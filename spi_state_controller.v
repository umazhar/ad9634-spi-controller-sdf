==> flow/design.v <==
module spi_fsm (
    input wire              clk,
    input wire              rst_n,
    input wire              spi_sclk,
    input wire              load,
    input wire [23:0]       data_in,
    output reg              spi_mosi,
    output reg              spi_cs_n,
    input wire              spi_miso,
    output reg [23:0]       data_out
);
    localparam              IDLE = 0, 
                            START = 1, 
                            TRANSFER = 2, 
                            STOP = 3;
    reg [2:0]               current_state;
    reg [2:0]               next_state;
    reg [23:0]              data_reg;
    reg [5:0]               bit_count;
    always @(posedge clk or negedge rst_n) begin
        if (!rst_n) begin
            current_state <= IDLE;
            spi_cs_n <= 1;
            data_reg <= 24'b0;
            bit_count <= 0;
        end else begin
            current_state <= next_state;
            case (current_state)
                IDLE: begin
                    if (load) begin
                        data_reg <= data_in;
                        bit_count <= 24;
                        next_state <= START;
                    end else begin
                        next_state <= IDLE;
                    end
                end
                START: begin
                    spi_cs_n <= 0;
                    next_state <= TRANSFER;
                end
                TRANSFER: begin
                    if (bit_count == 0) begin
                        next_state <= STOP;
                    end else begin
                        if (spi_sclk) begin
                            spi_mosi <= data_reg[23];
                            data_reg <= data_reg << 1;
                        end
                        if (!spi_sclk) begin
                            bit_count <= bit_count - 1;
                        end
                    end
                end
                STOP: begin
                    spi_cs_n <= 1;
                    next_state <= IDLE;
                end
                default: next_state <= IDLE;
            endcase
        end
    end
    always @(posedge clk) begin
        if (current_state == IDLE) begin
            data_out <= data_reg;
        end
    end
endmodule
# Tool chain data of spi_fsm
# What the tools print for spi_fsm, step after step.
# Line numbers count from 1 in the design file above.
# Cell names lack the library's common part.
# A cell with n/a has no value.
# design
top_module	spi_fsm
clock	clk
library	sky130hd
lib_corner	tt_025C_1v80

# After elaboration
# Counts by Yosys on the flattened word-level netlist (proc, flatten, opt, wreduce; memories kept). Register bits leave out memories and registers merged into their read ports (data or address). Print and check cells are left out. Cells with the same type and inputs are merged into one.
# bits
register_bits	62
input_bits	29
output_inout_bits	26
# op_classes
n_addsub	1
equal	8
muxes	12
bitwise	1
n_reduce_logical	8
# ops
operator	count
24-bit 2-to-1 mux	3
24-bit parallel mux with 2-bit select	1
6-bit 2-to-1 mux	3
4-bit AND reduction	3
6-bit parallel mux with 2-bit select	1
2-bit != test with constant B	5
3-bit parallel mux with 3-bit select	1
3-bit by 2-bit == test with 1-bit output with constant B	2
6-bit by 1-bit subtractor with 6-bit output with constant B	1
6-bit zero test	1
2-bit nonzero test	2
3-bit by 1-bit == test with 1-bit output with constant B	1
3-bit zero test	1
3-bit 2-to-1 mux	1
2-bit AND reduction	1
1-bit parallel mux with 2-bit select	1
1-bit NOT	1
1-bit 2-to-1 mux	1

# Logic depth
# Depth = most cells in a row (Yosys ltp): at word level without a register or memory, in the mapped netlist without a sequential cell, where the memories' decode and read muxes count.
# logic_depth
depth_word	4
ABC_AREA	0
ltp_mapped	7
mapped_depth_nobuf	6

# Mapped cells and area
# Yosys stat after the flow's synthesis: flattened, memories mapped to cells. It holds for the ABC_AREA given above (unset counts as 0); a run with the other value may have another netlist.
# by_type
type	count
edfxtp_1	27
dfrtp_1	32
mux2i_1	24
a21oi_1	25
nor2_1	26
ha_1	6
buf_2	6
dfstp_2	1
inv_1	7
nand2b_1	3
nand4_1	3
nor3b_4	1
a21boi_1	2
a21o_1	2
a311oi_2	1
buf_4	2
o211ai_1	2
o21ai_1	3
# Not listed: further types 15, cells in them 20.
# mapped
mapped_cells	193
area_um2	2508.7
seq_area_um2	1637.8
ff_cells	60
buf_cells	9

# Worst setup path after synthesis
# OpenSTA on the mapped netlist: ideal clock, no wires. The path of least setup slack (recovery checks aside). Input and output delay are each 20% of the period. Register names are those of the netlist, which keeps one name where synthesis merged equal registers.
# synth_timing
path_type	flip-flop to flip-flop
from	register current_state[1]
to	register bit_count[3]
clock_period_ps	3000
setup_ps	121
launch_ps	0
t_arrival_ps	2242
required_ps	2879
slack_ps	637
delay_ps	2363
path_stages	7
n_path_buf	0
period_less_setup_slack_ps	2363
# "delay_ps" is the arrival time less input delay plus setup time.
# "path_stages": output pins that drive a net of the path, with the launching flip-flop's if there is one; two outputs of one cell count as two.
# "period_less_setup_slack_ps" is the clock period less the worst setup slack; recovery checks do not enter. This is arithmetic on one report: input and output delays are still those of the set period (20% each).
# The rows between start and end are the longest chain of elaborated cells between them; the timing report does not say that the signal goes this way. Where chains are equally long, one stands for them.
# A line is the first line of the expression or statement that the cell stems from. Yosys adds cells for indexed reads and writes and turns some case tables into memories.
# At most two assigning lines are given for a register; there are more.
# synth_via
path_cell_list	dfrtp_1 inv_1 ha_1 mux2i_1 a21o_1 or4_1 a22o_1
elab_chain_len	3
cells_between	8
classes_between	eq/ne: 4; mux: 1; reduce/logical: 3
# synth_lines
item	line_no	rtl
start: declaration	16	reg [2:0]               current_state;
start: assignment	22	current_state <= IDLE;
start: assignment	27	current_state <= next_state;
3-bit zero test	28	case (current_state)
2-bit nonzero test	n/a
4-bit AND reduction	n/a
end: assignment	25	bit_count <= 0;
end: assignment	51	bit_count <= bit_count - 1;
end: declaration	19	reg [5:0]               bit_count;

# Worst path after layout
# Path of least setup slack in the final report of flow run B (OpenROAD, finished layout, wires in). Where an end is a register, its clock arrival counts in the times.
# The report prints the path's times to 10 ps; the period is as set.
# layout_timing
path_type	flip-flop to flip-flop
from	register current_state[1]
to	register bit_count[3]
clock_period_ps	2570
setup_ps	110
launch_ps	320
t_arrival_ps	2240
required_ps	2780
slack_ps	540
path_stages	7
n_path_buf	0
# The rows between start and end are the longest chain of elaborated cells between them; the timing report does not say that the signal goes this way. Where chains are equally long, one stands for them.
# At most two assigning lines are given for a register; there are more.
# layout_via
path_cell_list	dfrtp_1 inv_1 ha_1 mux2i_1 a21o_1 or4_1 a22o_1
elab_chain_len	3
cells_between	8
classes_between	eq/ne: 4; mux: 1; reduce/logical: 3
# layout_lines
item	line_no	rtl
start: declaration	16	reg [2:0]               current_state;
start: assignment	22	current_state <= IDLE;
start: assignment	27	current_state <= next_state;
3-bit zero test	28	case (current_state)
2-bit nonzero test	n/a
4-bit AND reduction	n/a
end: assignment	25	bit_count <= 0;
end: assignment	51	bit_count <= bit_count - 1;
end: declaration	19	reg [5:0]               bit_count;

# Record of 2 stored runs of the RTL-to-layout flow on spi_fsm, platform sky130hd. The runs are unordered. Constraints: input delay and output delay 20% of the set period each, output load 0.01 pF.
# By "achieved_clock_period_ps" is meant the clock period of the run minus its worst setup slack. This is arithmetic on one report: input and output delays are still those of the set period (20% each).
# "worst_setup_path_time_ps" is the time allowed to the run's worst setup path (the clock period less input and output delay, where it has them) less its slack. Clock arrival times count: a late capture clock shortens it, a late launch clock lengthens it.
# By "final_power_uw" is meant OpenSTA's value without simulated activity: inputs other than the clock are taken to toggle once in ten clock periods, and the tool carries that through the logic.
# "worst_setup_path_time_ps" is known to 10 ps.
# A setting shown as - is not set for that run.
# Among the results, - means that no value is shown for the run.
run name	period_ns	CORE_UTILIZATION	SETUP_SLACK_MARGIN	PLACE_DENSITY_LB_ADDON	CORE_ASPECT_RATIO	CELL_PAD_IN_SITES_DETAIL_PLACEMENT	ABC_AREA	GPL_TIMING_DRIVEN	MIN_ROUTING_LAYER	MAX_ROUTING_LAYER	CAP_MARGIN	CORE_MARGIN	SLEW_MARGIN	final_power_uw	synthesis_area_um2	worst_setup_slack_ps	worst_setup_path_time_ps	worstPathKind	post_route_util_pct	final_die_area_um2	achieved_clock_period_ps
flow run A	3.89	62	-0.36	0.0	0.79	1	1	0	met1	met4	20	2	20	-	-	-	-	-	-	-	-
flow run B	2.57	18	-	-	-	-	-	-	-	-	20	2	20	3594	2508.7	542	2030	flip-flop to flip-flop	25.7	14897.4	2028
# Flow run A: no final report: placement broke off with DPL-0033
